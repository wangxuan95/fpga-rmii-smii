==> flow/design.v <==
module rmii_phy_if (
    input  wire       rstn_async,
    input  wire       mode_speed,
    output reg        mac_mii_crs,
    output wire       mac_mii_rxrst,      
    output reg        mac_mii_rxc,
    output reg        mac_mii_rxdv,
    output reg        mac_mii_rxer,
    output reg  [3:0] mac_mii_rxd,
    output wire       mac_mii_txrst,      
    output reg        mac_mii_txc,
    input  wire       mac_mii_txen,
    input  wire       mac_mii_txer,
    input  wire [3:0] mac_mii_txd,
    input  wire       phy_rmii_ref_clk,   
    input  wire       phy_rmii_crsdv,
    input  wire       phy_rmii_rxer,      
    input  wire [1:0] phy_rmii_rxd,
    output reg        phy_rmii_txen,
    output reg  [1:0] phy_rmii_txd
);
initial {mac_mii_crs, mac_mii_rxc, mac_mii_rxdv, mac_mii_rxer, mac_mii_rxd, mac_mii_txc} = 0;
initial {phy_rmii_txen, phy_rmii_txd} = 0;
reg       mode_speed_r = 1'b0;
reg       action = 1'b0;
reg [3:0] cnt_action = 4'h0;
reg       rmii_crsdv_r = 1'b0;
reg       rmii_rxer_r = 1'b0;
reg [1:0] rmii_rxd_r = 2'h0;
reg       rmii_rxer_rr = 1'b0;
reg [1:0] rmii_rxd_rr = 2'h0;
reg       rx_busy = 1'b0;
reg       rx_crs = 1'b0;
reg       rx_ena = 1'b0;
reg       rx_err = 1'b0;
reg [3:0] rx_data = 4'h0;
reg       rx_ena_r = 1'b0;
reg       rx_err_r = 1'b0;
reg [3:0] rx_data_r = 4'h0;
reg       rmii_txen = 1'b0;
reg [1:0] rmii_txd = 2'h0;
reg [1:0] rmii_txd_r = 2'h0;
reg [3:0] tx_rst_r = 4'hf;
reg [3:0] rx_rst_r = 4'hf;
reg       rstn = 1'b0;
reg [7:0] rstn_shift = 0;
always @ (posedge phy_rmii_ref_clk or negedge rstn_async)
    if(~rstn_async) begin
        {rstn, rstn_shift} <= 0;
        mode_speed_r <= 1'b0;
    end else begin
        if(mode_speed_r^mode_speed) begin
            {rstn, rstn_shift} <= 0;
        end else begin
            {rstn, rstn_shift} <= {rstn_shift, 1'b1};
        end
        mode_speed_r <= mode_speed;
    end
always @ (posedge phy_rmii_ref_clk or negedge rstn)
    if(~rstn) begin
        action <= 1'b0;
        cnt_action <= 4'h0;
    end else begin
        action <= (cnt_action==4'h0);
        cnt_action <= (cnt_action<4'h9 && ~mode_speed_r) ? cnt_action+4'h1 : 4'h0;
    end
always @ (posedge phy_rmii_ref_clk or negedge rstn)
    if(~rstn) begin
        rmii_crsdv_r <= 1'b0;
        rmii_rxer_r <= 1'b0;
        rmii_rxd_r <= 2'h0;
    end else begin
        rmii_crsdv_r <= phy_rmii_crsdv;
        rmii_rxer_r <= phy_rmii_rxer;
        rmii_rxd_r <= phy_rmii_rxd;
    end
always @ (posedge phy_rmii_ref_clk or negedge rstn)
    if(~rstn) begin
        rmii_rxer_rr <= 1'b0;
        rmii_rxd_rr <= 2'h0;
    end else begin
        if(action) begin
            rmii_rxer_rr <= rmii_rxer_r;
            rmii_rxd_rr <= rmii_rxd_r;
        end
    end 
always @ (posedge phy_rmii_ref_clk or negedge rstn)
    if(~rstn) begin
        rx_busy <= 1'b0;
        rx_crs <= 1'b0;
        rx_ena <= 1'b0;
        rx_err <= 1'b0;
        rx_data <= 4'h0;
    end else begin
        if(action) begin
            if(rx_busy) begin
                if(rx_ena) begin
                    rx_crs <= rmii_crsdv_r;
                    rx_ena <= 1'b0;
                    rx_err <= 1'b0;
                    rx_data <= 4'h0;
                end else if(rmii_crsdv_r) begin
                    rx_ena <= 1'b1;
                    rx_err <= rmii_rxer_r | rmii_rxer_rr;
                    rx_data <= {rmii_rxd_r, rmii_rxd_rr};
                end else begin
                    rx_busy <= 1'b0;
                    rx_ena <= 1'b0;
                    rx_err <= 1'b0;
                    rx_data <= 4'h0;
                end
            end else begin
                if(rmii_crsdv_r) begin
                    if(rmii_rxd_rr==2'h0 || rmii_rxd_r==2'h0) begin
                        rx_crs <= (rmii_rxd_rr==2'h0);
                        rx_ena <= 1'b0;
                        rx_err <= 1'b0;
                        rx_data <= 4'h0;
                    end else begin
                        rx_busy <= 1'b1;
                        rx_ena <= 1'b1;
                        rx_err <= rmii_rxer_r | rmii_rxer_rr | rmii_rxd_rr==2'b10;
                        rx_data <= {rmii_rxd_r, rmii_rxd_rr};
                    end
                end else begin
                    rx_crs <= 1'b0;
                    rx_ena <= 1'b0;
                    rx_err <= 1'b0;
                    rx_data <= 4'h0;
                end
            end
        end
    end
always @ (posedge phy_rmii_ref_clk or negedge rstn)
    if(~rstn) begin
        mac_mii_crs <= 1'b0;
    end else begin
        if(action) begin
            mac_mii_crs <= rx_crs;
        end
    end
always @ (posedge phy_rmii_ref_clk or negedge rstn)
    if(~rstn) begin
        rx_ena_r <= 1'b0;
        rx_err_r <= 1'b0;
        rx_data_r <= 4'h0;
    end else begin
        if(action) begin
            rx_ena_r <= rx_ena;
            rx_err_r <= rx_err;
            rx_data_r <= rx_data;
        end
    end
assign mac_mii_rxrst = rx_rst_r[0];
always @ (posedge phy_rmii_ref_clk or negedge rstn)
    if(~rstn) begin
        rx_rst_r <= 4'hf;
    end else begin
        if(action) begin
            rx_rst_r <= {1'b0, rx_rst_r[3:1]};
        end
    end
always @ (posedge phy_rmii_ref_clk or negedge rstn)
    if(~rstn) begin
        mac_mii_rxc <= 1'b0;
    end else begin
        if(action) begin
            mac_mii_rxc <= ~mac_mii_rxc;
        end
    end
always @ (posedge phy_rmii_ref_clk or negedge rstn)
    if(~rstn) begin
        mac_mii_rxdv <= 1'b0;
        mac_mii_rxer <= 1'b0;
        mac_mii_rxd  <= 4'h0;
    end else begin
        if(action) begin
            if(mac_mii_rxc) begin
                if(rx_ena) begin
                    mac_mii_rxdv <= 1'b1;
                    mac_mii_rxer <= rx_err;
                    mac_mii_rxd  <= rx_data;
                end else if(rx_ena_r) begin
                    mac_mii_rxdv <= 1'b1;
                    mac_mii_rxer <= rx_err_r;
                    mac_mii_rxd  <= rx_data_r;
                end else begin
                    mac_mii_rxdv <= 1'b0;
                    mac_mii_rxer <= 1'b0;
                    mac_mii_rxd  <= 4'h0;
                end
            end
        end
    end
assign mac_mii_txrst = tx_rst_r[0];
always @ (posedge phy_rmii_ref_clk or negedge rstn)
    if(~rstn) begin
        tx_rst_r <= 4'hf;
    end else begin
        if(action) begin
            tx_rst_r <= {1'b0, tx_rst_r[3:1]};
        end
    end
always @ (posedge phy_rmii_ref_clk or negedge rstn)
    if(~rstn) begin
        mac_mii_txc   <= 1'b0;
    end else begin
        if(action) begin
            mac_mii_txc <= ~mac_mii_txc;
        end
    end
always @ (posedge phy_rmii_ref_clk or negedge rstn)
    if(~rstn) begin
        rmii_txen <= 1'b0;
        {rmii_txd_r,rmii_txd} <= 4'h0;
    end else begin
        if(action) begin
            if(~mac_mii_txc) begin
                rmii_txd <= rmii_txd_r;
            end else if(mac_mii_txen) begin
                rmii_txen <= 1'b1;
                {rmii_txd_r,rmii_txd} <= mac_mii_txer ? 4'b1010 : mac_mii_txd;
            end else begin
                rmii_txen <= 1'b0;
                {rmii_txd_r,rmii_txd} <= 4'h0;
            end
        end
    end
always @ (posedge phy_rmii_ref_clk or negedge rstn)
    if(~rstn) begin
        phy_rmii_txen <= 1'b0;
        phy_rmii_txd <= 2'h0;
    end else begin
        phy_rmii_txen <= rmii_txen;
        phy_rmii_txd <= rmii_txd;
    end
endmodule
# ---- From RTL to reports: rmii_phy_if
# Tool output for the design above, in the order of the flow.
# Lines are those of the file above, counted from 1.
# Operators: Yosys type, input widths -> output width; for muxes data width and select width s.
# A cell with -- has no value.
dict set report design {
  top {rmii_phy_if}
  clk_port {phy_rmii_ref_clk}
  cell_library {sky130hd}
  corner {tt_025C_1v80}
}

# ---- Word-level counts
# Source: Yosys, flattened and elaborated, memories not mapped. Widths are those after wreduce. Registers that Yosys merges into a memory's read port (data or address) are not register bits. Print and check cells do not count. Equal cells are merged and count once.
dict set report classes {
  n_reduce_logical 8
  n_addsub 1
  equal 3
  n_cmp 1
  n_logic 6
  n_mux 34
}
# op count
set op_table {}
lappend op_table {{$mux 4} 9}
lappend op_table {{$mux 1} 21}
lappend op_table {{$mux 9} 1}
lappend op_table {{$mux 2} 3}
lappend op_table {{$logic_not 2->1} 2}
lappend op_table {{$reduce_and 2->1} 2}
lappend op_table {{$add 4x1->4 const B} 1}
lappend op_table {{$lt 4x4->1 const B} 1}
lappend op_table {{$logic_not 4->1} 1}
lappend op_table {{$not 1->1} 3}
lappend op_table {{$ne 3x1->1 const B} 1}
lappend op_table {{$reduce_and 3->1} 1}
lappend op_table {{$or 1x1->1} 2}
lappend op_table {{$ne 2x1->1 const B} 1}
lappend op_table {{$eq 2x2->1 const B} 1}
lappend op_table {{$xor 1x1->1} 1}
lappend op_table {{$logic_and 1x1->1} 1}
lappend op_table {{$logic_or 1x1->1} 1}
dict set report bits {
  output_inout_bits 14
  regBits 61
  in_bits 13
  wordCells 84
}

# ---- Depth
# Yosys ltp: most cells in a row. Word level: on the elaborated netlist, between registers, memories and ports. Mapped: between sequential cells and ports; inverters and the memories' decode and read muxes count.
dict set report logic_depth {
  ltp_word 5
  abc_area 0
  depth_mapped 5
  depth_no_buf 5
}

# ---- Synthesis result
# Yosys stat after the flow's synthesis: flattened, memories mapped to cells. It holds for the ABC_AREA given above (unset counts as 0); a run with the other value may have another netlist.
# Totals and module areas in this step are rounded.
dict set report mapped {
  cell_count 169
  area_um2 2193
  buffers 7
  ff_cells 57
  seq_area_um2 1431
}
# type count type_area_um2
set by_type {}
lappend by_type {sky130_fd_sc_hd__dfrtp_1 53 1.33E+03}
lappend by_type {sky130_fd_sc_hd__dfstp_2 4 105.101}
lappend by_type {sky130_fd_sc_hd__mux2_2 8 90.086}
lappend by_type {sky130_fd_sc_hd__and2_1 11 68.816}
lappend by_type {sky130_fd_sc_hd__mux2_1 6 67.565}
lappend by_type {sky130_fd_sc_hd__a21oi_1 10 50.048}
lappend by_type {sky130_fd_sc_hd__nor2_1 13 48.797}
lappend by_type {sky130_fd_sc_hd__a22o_1 5 43.792}
lappend by_type {sky130_fd_sc_hd__a22oi_1 5 37.536}
lappend by_type {sky130_fd_sc_hd__a211oi_2 2 25.024}
lappend by_type {sky130_fd_sc_hd__buf_2 5 25.024}
lappend by_type {sky130_fd_sc_hd__ha_1 2 25.024}
lappend by_type {sky130_fd_sc_hd__nand2b_1 4 25.024}
lappend by_type {sky130_fd_sc_hd__nor2b_1 4 25.024}
lappend by_type {sky130_fd_sc_hd__a31oi_1 3 18.768}
lappend by_type {sky130_fd_sc_hd__nand2_1 5 18.768}
lappend by_type {sky130_fd_sc_hd__o311ai_1 2 17.517}
lappend by_type {sky130_fd_sc_hd__xor2_1 2 17.517}
# Not listed: further types 16, cells in them 25.

# ---- Worst setup path after synthesis
# Path of least setup slack by OpenSTA after synthesis, without wires, with an ideal clock, recovery checks aside; 20% of the period is set as input and as output delay. Where synthesis merged equal registers, the netlist keeps one of their names.
dict set report synth_timing {
  path_kind {register to register}
  from {register action}
  to {register rx_data_r[0]}
  driving_pins 4
  path_buffers 2
  delay_ns 1.154
  period_ns 1.29
  arrival_time_ns 1.029
  path_slack_ns 0.136
  synth_period_reached_ns 1.154
}
# "delay_ns" = arrival - input delay + setup time.
# "driving_pins" counts driving pins, that of a launching flip-flop among them; a cell with two outputs on the path counts twice.
# "synth_period_reached_ns" is the clock period less the worst setup slack; recovery checks do not enter. This is arithmetic on one report: input and output delays are still those of the set period (20% each).
dict set report synth_via {
  cell_sequence {sky130_fd_sc_hd__dfrtp_1 > sky130_fd_sc_hd__buf_4 > sky130_fd_sc_hd__buf_2 > sky130_fd_sc_hd__mux2_2}
  elab_chain_cells 0
}
# item line
set synth_lines {}
lappend synth_lines {{from (decl)} 25} ;# reg       action = 1'b0;
lappend synth_lines {{from (assign)} 61} ;# action <= 1'b0;
lappend synth_lines {{from (assign)} 64} ;# action <= (cnt_action==4'h0);
lappend synth_lines {{to (assign)} 146} ;# rx_data_r <= 4'h0;
lappend synth_lines {{to (assign)} 151} ;# rx_data_r <= rx_data;
lappend synth_lines {{to (decl)} 39} ;# reg [3:0] rx_data_r = 4'h0;

# ---- Worst path after layout
# Path of least setup slack in the final report of run 2 (OpenROAD, finished layout, wires in). Where an end is a register, its clock arrival counts in the times.
dict set report layout_timing {
  path_kind {register to output}
  from {register tx_rst_r[0]}
  to {output port mac_mii_txrst}
  path_slack_ns -0.11
  path_buffers 1
  arrival_time_ns 0.98
  period_ns 1.09
  driving_pins 2
}
dict set report layout_via {
  cell_sequence {sky130_fd_sc_hd__dfstp_2 > sky130_fd_sc_hd__buf_6}
  elab_chain_cells 0
}
# item line
set layout_lines {}
lappend layout_lines {{from (decl)} 43} ;# reg [3:0] tx_rst_r = 4'hf;
lappend layout_lines {{from (assign)} 198} ;# tx_rst_r <= 4'hf;
lappend layout_lines {{from (assign)} 201} ;# tx_rst_r <= {1'b0, tx_rst_r[3:1]};
lappend layout_lines {{to (decl)} 10} ;# output wire       mac_mii_txrst,

Data sheet: physical implementation of rmii_phy_if

Stored flow runs of rmii_phy_if (2 of them; Yosys, OpenROAD, sky130hd). They differ in their settings and are not a sequence. Constraints: input delay and output delay 20% of the set period each, output load 0.01 pF.
"achievedPeriod_ns" = clock period - worst setup slack. The figure is calculated, with input and output delays left at 20% of the set period.
By "worst_path_time_ns" is meant the share of the clock period that the worst setup path is allowed (20% is reserved at inputs, 20% at outputs), minus its slack. Clock arrival times at its registers enter into it.
By "power_total_uw" is meant OpenSTA's value without simulated activity: inputs other than the clock are taken to toggle once in ten clock periods, and the tool carries that through the logic.
The results are shown rounded.

[flow] run 1: files
==> flow/run.sh <==
#!/bin/bash
# the make line also repeats the synthesis and layout settings of config.mk as NAME=value (left out here)
make -C /OpenROAD-flow-scripts/flow DESIGN_CONFIG=/design/flow/config.mk WORK_HOME=/design/flow/orfs CLKGATE_MAP_FILE= finish
==> flow/config.mk <==
export PLATFORM = sky130hd
export DESIGN_NAME = rmii_phy_if
export DESIGN_NICKNAME = rmii_phy_if
export VERILOG_FILES = /design/flow/design.v
export SDC_FILE = /design/flow/constraint.sdc
export NUM_CORES = 4
export LEC_CHECK = 0
export ABC_AREA = 1
export CAP_MARGIN = 20
export CELL_PAD_IN_SITES_DETAIL_PLACEMENT = 1
export CORE_ASPECT_RATIO = 1.11
export CORE_MARGIN = 9
export CORE_UTILIZATION = 66
export GPL_ROUTABILITY_DRIVEN = 1
export GPL_TIMING_DRIVEN = 1
export MAX_ROUTING_LAYER = met5
export PLACE_DENSITY = 0.59
export SLEW_MARGIN = 20
==> flow/constraint.sdc <==
create_clock -name core_clock -period 1.05 [get_ports {phy_rmii_ref_clk}]
set_input_delay 0.2100 -clock core_clock [delete_from_list [all_inputs] [get_ports {phy_rmii_ref_clk}]]
set_output_delay 0.2100 -clock core_clock [all_outputs]
set_load 0.01 [all_outputs]

[flow] run 1: did not finish, placement stopped with DPL-0033

[flow] run 2: files
==> flow/run.sh <==
#!/bin/bash
# the make line also repeats the synthesis and layout settings of config.mk as NAME=value (left out here)
make -C /OpenROAD-flow-scripts/flow DESIGN_CONFIG=/design/flow/config.mk WORK_HOME=/design/flow/orfs CLKGATE_MAP_FILE= finish
==> flow/config.mk <==
export PLATFORM = sky130hd
export DESIGN_NAME = rmii_phy_if
export DESIGN_NICKNAME = rmii_phy_if
export VERILOG_FILES = /design/flow/design.v
export SDC_FILE = /design/flow/constraint.sdc
export NUM_CORES = 4
export LEC_CHECK = 0
export CAP_MARGIN = 20
export CORE_MARGIN = 2
export CORE_UTILIZATION = 40
export SLEW_MARGIN = 20
==> flow/constraint.sdc <==
create_clock -name core_clock -period 1.09 [get_ports {phy_rmii_ref_clk}]
set_input_delay 0.2180 -clock core_clock [delete_from_list [all_inputs] [get_ports {phy_rmii_ref_clk}]]
set_output_delay 0.2180 -clock core_clock [all_outputs]
set_load 0.01 [all_outputs]

[flow] run 2: metrics
[metrics] yosys_chip_area_um2 = 2193
[metrics] design_die_area_um2 = 6092
[metrics] finalCellArea_um2 = 3269
[metrics] util_pct = 62.8
[metrics] timing.setup.ws_ns = -0.109
[metrics] tns_setup_ns = -1.016
[metrics] power_total_uw = 7727
[metrics] achievedPeriod_ns = 1.199
[metrics] worst_path_time_ns = 0.98
[metrics] path_kind = register to output
