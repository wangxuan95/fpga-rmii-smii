==> flow/design.v <==
module smii_phy_if #(
    parameter  RX_SYNC_DELAY = 1   
) (
    input  wire       rstn_async,
    output reg        mode_speed,         
    output reg        mode_duplex,        
    output reg        status_link,        
    output reg        mac_mii_crs,
    output wire       mac_mii_rxrst,      
    output reg        mac_mii_rxc,
    output reg        mac_mii_rxdv,
    output wire       mac_mii_rxer,
    output reg  [3:0] mac_mii_rxd,
    output wire       mac_mii_txrst,      
    output wire       mac_mii_txc,
    input  wire       mac_mii_txen,
    input  wire       mac_mii_txer,
    input  wire [3:0] mac_mii_txd,
    input  wire       phy_smii_ref_clk,   
    output reg        phy_smii_sync,
    input  wire       phy_smii_rxd,
    output reg        phy_smii_txd
);
initial {mode_speed, mode_duplex, status_link} = 0;
initial {mac_mii_crs, mac_mii_rxc, mac_mii_rxdv, mac_mii_rxd} = 0;
initial {phy_smii_sync, phy_smii_txd} = 0;
reg [3:0] tx_rst_r = 4'hf;
reg       smii_rxsync_p = 1'b0;
reg       smii_rxsync = 1'b0;
reg       smii_rxd = 1'b0;
reg [6:0] rx_cnt = 4'h0;
reg       rx_crs = 1'b0;
reg       rx_dv = 1'b0;
reg [6:0] rx_data = 7'h0;
reg       rx_data_msb = 1'b0;
reg       rx_dv_r = 1'b0;
reg [7:0] rx_data_r = 8'h0;
reg       mii_txc_r = 1'b0;
wire      mii_txc_negedge;
reg       tx_en_r = 1'b0;
reg       tx_even = 1'b0;
reg       tx_err = 1'b0;
reg [3:0] tx_nibble = 4'h0;
reg [9:0] tx_serial = 10'b1110111000;
reg [4:0] tx_cnt = 4'd1;
reg [4:0] tx_seg_cnt = 4'd1;
reg [9:0] tx_serial_r = 10'h0;
reg       smii_txsync = 1'b0;
reg       smii_txd = 1'b0;
reg       rstn = 1'b0;
reg [7:0] rstn_shift = 0;
always @ (posedge phy_smii_ref_clk or negedge rstn_async)
    if(~rstn_async)
        {rstn, rstn_shift} <= 0;
    else
        {rstn, rstn_shift} <= {rstn_shift, 1'b1};
assign mac_mii_rxrst = ~rstn;
assign mac_mii_txrst = tx_rst_r[0];
always @ (posedge phy_smii_ref_clk or negedge rstn)
    if(~rstn) begin
        tx_rst_r <= 4'hf;
    end else begin
        if(phy_smii_sync) begin
            tx_rst_r <= {1'b0, tx_rst_r[3:1]};
        end
    end
always @ (posedge phy_smii_ref_clk or negedge rstn)
    if(~rstn) begin
        smii_rxsync_p <= 1'b0;
    end else begin
        smii_rxsync_p <= phy_smii_sync;
    end
always @ (posedge phy_smii_ref_clk or negedge rstn)
    if(~rstn) begin
        smii_rxsync <= 1'b0;
        smii_rxd <= 1'b0;
    end else begin
        smii_rxsync <= (RX_SYNC_DELAY==0) ? phy_smii_sync : smii_rxsync_p;
        smii_rxd <= phy_smii_rxd;
    end
always @ (posedge phy_smii_ref_clk or negedge rstn)
    if(~rstn) begin
        rx_cnt <= 7'd0;
        rx_crs <= 1'b0;
        rx_dv <= 1'b0;
        rx_data <= 7'h0;
        rx_data_msb <= 1'b0;
        rx_dv_r <= 1'b0;
        rx_data_r <= 8'h0;
        mode_speed <= 1'b0;
        mode_duplex <= 1'b0;
        status_link <= 1'b0;
        mac_mii_crs <= 1'b0;
    end else begin
        if( rx_cnt == 7'd0 ) begin
            if(smii_rxsync) begin
                rx_cnt <= 7'd1;
                rx_crs <= smii_rxd;
            end
        end else if( rx_cnt == 7'd1 ) begin
            rx_cnt <= 7'd2;
            rx_dv <= smii_rxd;
        end else if( rx_cnt <  7'd9 ) begin
            rx_cnt <= rx_cnt + 7'd1;
            rx_data <= {smii_rxd, rx_data[6:1]};
        end else if( rx_cnt == 7'd9 ) begin
            if( rx_dv ) begin
                rx_cnt <= mode_speed ? 7'd0 : 7'd10;
                if(mode_speed) begin
                    rx_dv_r <= 1'b1;
                    rx_data_r <= {smii_rxd, rx_data};
                end
            end else begin
                rx_cnt <= rx_data[1] ? 7'd0 : 7'd10;
                if(rx_data[1]) begin
                    rx_dv_r <= 1'b0;
                    rx_data_r <= 8'h0;
                end
                mode_speed <= rx_data[1];
                mode_duplex <= rx_data[2];
                status_link <= rx_data[3];
            end
            rx_data_msb <= smii_rxd;
            mac_mii_crs <= rx_crs;
        end else if( rx_cnt < 7'd99 ) begin
            rx_cnt <= rx_cnt + 7'd1;
        end else begin
            rx_cnt <= 7'd0;
            rx_dv_r <= rx_dv;
            rx_data_r <= rx_dv ? {rx_data_msb, rx_data} : 8'h0;
        end
    end
assign mac_mii_rxer = 1'b0;
always @ (posedge phy_smii_ref_clk or negedge rstn)
    if(~rstn) begin
        mac_mii_rxc <= 1'b0;
        mac_mii_rxdv <= 1'b0;
        mac_mii_rxd <= 4'h0;
    end else begin
        if( mode_speed ) begin
            mac_mii_rxc <= (rx_cnt==7'd3) || (rx_cnt==7'd4) || (rx_cnt==7'd8) || (rx_cnt==7'd9);
            if( rx_cnt == 7'd0 ) begin
                mac_mii_rxdv <= rx_dv_r;
                mac_mii_rxd <= rx_data_r[3:0];
            end else if( rx_cnt == 7'd5 ) begin
                mac_mii_rxd <= rx_data_r[7:4];
            end
        end else begin
            mac_mii_rxc <= (rx_cnt>=7'd25 && rx_cnt<=7'd49) || (rx_cnt>=7'd75);
            if( rx_cnt == 7'd0 ) begin
                mac_mii_rxdv <= rx_dv_r;
                mac_mii_rxd <= rx_data_r[3:0];
            end else if( rx_cnt == 7'd50 ) begin
                mac_mii_rxd <= rx_data_r[7:4];
            end
        end
    end
assign mac_mii_txc = mac_mii_rxc;
assign mii_txc_negedge = mii_txc_r & ~mac_mii_txc;
always @ (posedge phy_smii_ref_clk or negedge rstn)
    if(~rstn)
        mii_txc_r <= 1'b0;
    else
        mii_txc_r <= mac_mii_txc;
always @ (posedge phy_smii_ref_clk or negedge rstn)
    if(~rstn) begin
        tx_en_r <= 1'b0;
        tx_even <= 1'b0;
        tx_err <= 1'b0;
        tx_nibble <= 4'h0;
        tx_serial <= 10'b1110111000;
    end else begin
        if(mii_txc_negedge) begin
            tx_en_r <= mac_mii_txen;
            if(tx_even & tx_en_r & mac_mii_txen) begin
                tx_even <= 1'b0;
                tx_serial <= {mac_mii_txd, tx_nibble, 1'b1, tx_err|mac_mii_txer};
            end else begin
                tx_even <= mac_mii_txen | ~tx_even;
                tx_err <= mac_mii_txer;
                tx_nibble <= mac_mii_txd;
                if(tx_even)
                    tx_serial <= 10'b1110111000;
            end
        end
    end
always @ (posedge phy_smii_ref_clk or negedge rstn)
    if(~rstn) begin
        tx_cnt <= 4'd1;
        tx_seg_cnt <= 4'd1;
        tx_serial_r <= 10'd0;
    end else begin
        if(tx_cnt<4'd9) begin
            tx_cnt <= tx_cnt + 4'd1;
        end else begin
            tx_cnt <= 4'd0;
            if( tx_seg_cnt < 4'd9 && ~mode_speed ) begin
                tx_seg_cnt <= tx_seg_cnt + 4'd1;
            end else begin
                tx_seg_cnt <= 4'd0;
                tx_serial_r <= tx_serial;
            end
        end
    end
always @ (posedge phy_smii_ref_clk or negedge rstn)
    if(~rstn) begin
        smii_txsync <= 1'b0;
        smii_txd <= 1'b0;
    end else begin
        smii_txsync <= tx_cnt == 4'd0;
        smii_txd <= tx_serial_r[tx_cnt];
    end
always @ (posedge phy_smii_ref_clk or negedge rstn)
    if(~rstn) begin
        phy_smii_sync <= 1'b0;
        phy_smii_txd <= 1'b0;
    end else begin
        phy_smii_sync <= smii_txsync;
        phy_smii_txd <= smii_txd;
    end
endmodule
## Step by step through the tools: smii_phy_if

The steps from the RTL of smii_phy_if to its reports follow in flow order.
Lines are those of the file above, counted from 1.
Cell names lack the library's common part.
Not given: --

| inputs | value |
|---|---|
| design top | smii_phy_if |
| clock input | phy_smii_ref_clk |
| standard-cell library | sky130hd |
| corner | tt_025C_1v80 |

## Elaborated design

Counts by Yosys on the flattened word-level netlist (proc, flatten, opt, wreduce; memories kept). Register bits leave out memories and registers merged into their read ports (data or address). Print and check cells are left out. Cells with the same type and inputs are merged into one.

| word-level totals | value |
|---|---|
| cells after elaboration | 123 |
| register bits | 94 |
| bits of input ports | 9 |

| operators by class | value |
|---|---|
| add/subtract/negate cells | 3 |
| magnitude comparators | 7 |
| equality and inequality tests | 12 |
| shift operators | 1 |
| bitwise gates (word level) | 16 |
| muxes and demuxes | 31 |
| reduce/logical cells | 20 |

Operators by type and width:

| operator | number |
|---|---|
| 2-to-1 mux 8 bit | 6 |
| 2-to-1 mux 7 bit | 6 |
| 2-to-1 mux 4 bit | 8 |
| 2-to-1 mux 10 bit | 2 |
| == test 7 x 3 -> 1 bit with constant B | 2 |
| == test 7 x 4 -> 1 bit with constant B | 2 |
| AND reduction 2 bit | 6 |
| inverter 1 bit | 11 |
| indexed select 10 x 5 -> 1 bit | 1 |
| adder 5 x 1 -> 5 bit with constant B | 2 |
| less-than comparator 5 x 4 -> 1 bit with constant B | 2 |
| 2-to-1 mux 5 bit | 2 |
| adder 7 x 1 -> 7 bit with constant B | 1 |
| == test 7 x 1 -> 1 bit with constant B | 1 |
| == test 7 x 2 -> 1 bit with constant B | 1 |
| less-than comparator 7 x 4 -> 1 bit with constant B | 1 |
| greater-or-equal comparator 7 x 5 -> 1 bit with constant B | 1 |
| less-or-equal comparator 7 x 6 -> 1 bit with constant B | 1 |
| == test 7 x 6 -> 1 bit with constant B | 1 |
| greater-or-equal comparator 7 bit with constant B | 1 |
| less-than comparator 7 bit with constant B | 1 |
| logical NOT 7 bit | 1 |
| 2-to-1 mux 1 bit | 7 |
| inequality test 3 bit with constant B | 2 |
| AND reduction 6 bit | 1 |
| logical NOT 5 bit | 1 |
| AND reduction 5 bit | 1 |
| logical OR 1 bit | 4 |

Not listed: further kinds 10, cells in them 14.

## Depth

Depth = most cells in a row (Yosys ltp): at word level without a register or memory, in the mapped netlist without a sequential cell, where the memories' decode and read muxes count.

| depth | value |
|---|---|
| word-level depth | 6 |
| ABC_AREA | 0 |
| mapped depth | 8 |
| mapped depth without buffers | 6 |

## Netlist

Yosys stat after the flow's synthesis: flattened, memories mapped to cells. It holds for the ABC_AREA given above (unset counts as 0); a run with the other value may have another netlist.
Totals and module areas in this step are rounded.

| mapped netlist | value |
|---|---|
| standard cells after synthesis | 315 |
| sequential part of the area | 2370 um2 |
| mapped area | 4050 um2 |
| buffer cells | 15 |
| flip-flops | 94 |

Cells by type:

| cell type | number |
|---|---|
| dfrtp_1 | 82 |
| mux2_2 | 39 |
| dfstp_2 | 12 |
| mux2i_1 | 14 |
| ha_1 | 7 |
| nand2_1 | 19 |
| nor2_1 | 16 |
| o21ai_0 | 11 |
| inv_1 | 14 |
| o22a_1 | 6 |
| nand3_1 | 10 |
| mux4_2 | 2 |
| xnor2_1 | 4 |
| and2_1 | 5 |
| buf_4 | 4 |
| xor2_1 | 3 |
| a21oi_1 | 5 |
| and3_1 | 4 |

Not listed: further types 41, cells in them 58.

## Worst setup path after synthesis

Source: OpenSTA report_checks on the synthesized netlist (no wires, ideal clock, input and output delay 20% of the period each), path of least setup slack; recovery checks are left aside. Register names are those of the netlist, which keeps one name where synthesis merged equal registers.

| timing path post-synthesis | value |
|---|---|
| path kind | reg-to-output |
| from | register rstn |
| to | output mac_mii_rxrst |
| delay of the path | 2432 ps |
| stages | 2 |
| required time | 2920 ps |
| setup slack | 488 ps |
| path buffers | 0 |
| launch time at the first pin | 0 ps |
| arrival time | 2432 ps |
| clock period | 3650 ps |
| synthesis period reached | 3162 ps |

"delay of the path" is the arrival time less input delay plus setup time.
At an output port there is no setup time.
"stages": output pins that drive a net of the path, with the launching flip-flop's if there is one; two outputs of one cell count as two.
"synthesis period reached" = period - worst setup slack (recovery checks aside). The figure is calculated, with input and output delays left at 20% of the set period.
Between the ends stands the longest chain of elaborated cells between them, by number of cells; it is not shown to be the way that was timed. Of several equally long chains one is given.
A line is the first line of the expression or statement that the cell stems from. Yosys adds cells for indexed reads and writes and turns some case tables into memories.

| between the ends, post-synthesis | value |
|---|---|
| cells stage by stage | dfrtp_1 -> inv_1 |
| length of the longest elaborated chain | 1 |
| elaborated cells on any way between the ends | 1 |
| classes of those cells | logic (1) |

Ends and longest elaborated chain, post-synthesis:

| what | RTL line | text |
|---|---|---|
| start: declaration | 50 | `reg       rstn = 1'b0;` |
| inverter 1 bit | 57 | `assign mac_mii_rxrst = ~rstn;` |
| end: declaration | 9 | `output wire       mac_mii_rxrst,` |

## Timing after layout

From the final timing report of job 1: the path of least setup slack in the routed layout; clock arrival at registers is part of the times.
The report prints the path's times to 10 ps; the period is as set.

| timing path after layout | value |
|---|---|
| path kind | reg-to-reg |
| from | register rx_cnt[1] |
| to | register rx_dv_r |
| clock period | 2610 ps |
| stages | 7 |
| library setup time | 110 ps |
| setup slack | 470 ps |
| launch time at the first pin | 350 ps |
| path buffers | 0 |
| arrival time | 2390 ps |
| required time | 2860 ps |

Between the ends stands the longest chain of elaborated cells between them, by number of cells; it is not shown to be the way that was timed. Of several equally long chains one is given.
A register here has more assigning lines than the two given.

| between the ends, after layout | value |
|---|---|
| cells stage by stage | dfrtp_1 -> inv_1 -> ha_1 -> nor4b_4 -> nand3_1 -> a21o_1 -> mux2_1 |
| length of the longest elaborated chain | 3 |
| elaborated cells on any way between the ends | 14 |
| classes of those cells | compare (2); eq/ne (5); mux (2); logic (3); reduce/logical (2) |

Ends and longest elaborated chain, after layout:

| what | RTL line | text |
|---|---|---|
| start: declaration | 31 | `reg [6:0] rx_cnt = 4'h0;` |
| start: assignment | 104 | `rx_cnt <= rx_cnt + 7'd1;` |
| start: assignment | 108 | `rx_cnt <= mode_speed ? 7'd0 : 7'd10;` |
| less-than comparator 7 bit | 125 | `end else if( rx_cnt < 7'd99 ) begin` |
| 2-to-1 mux 1 bit | 125 |  |
| 2-to-1 mux 1 bit | 106 | `end else if( rx_cnt == 7'd9 ) begin` |
| end: assignment | 110 | `rx_dv_r <= 1'b1;` |
| end: assignment | 129 | `rx_dv_r <= rx_dv;` |
| end: declaration | 36 | `reg       rx_dv_r = 1'b0;` |

Top module smii_phy_if; platform sky130hd; tools Yosys and OpenROAD; 2 stored runs in no particular order. Input and output delays are each 20% of the period that was set; the output load is 0.01 pF.
"total power after layout": no workload was simulated; the value follows from the tool's default switching activity.
The measured numbers are rounded.
Among the settings, -- means not set for that run.

| item | job 1 | job 2 |
|---|---|---|
| period_ns | 2.61 | 3.19 |
| CAP_MARGIN | 20 | 20 |
| CORE_MARGIN | 2 | 3 |
| CORE_UTILIZATION | 40 | 40 |
| SLEW_MARGIN | 20 | 20 |
| PLACE_DENSITY_LB_ADDON | -- | 0.23 |
| CELL_PAD_IN_SITES_DETAIL_PLACEMENT | -- | 0 |
| TNS_END_PERCENT | -- | 100 |
| ABC_AREA | -- | 1 |
| GPL_ROUTABILITY_DRIVEN | -- | 0 |
| CTS_CLUSTER_SIZE | -- | 15 |
| MIN_ROUTING_LAYER | -- | met2 |
| area of the synthesized netlist (um2) | 4050 | 4080 |
| total power after layout (W) | 0.00509 | 0.00442 |
| die area (um2) | 11000 | 11400 |
| setup slack of the worst path (ps) | 469 | 1020 |
| setup total negative slack (ps) | 0 | 0 |
| worst hold slack in the final report (ps) | 353 | 356 |
| standard-cell area after layout (um2) | 4600 | 4630 |
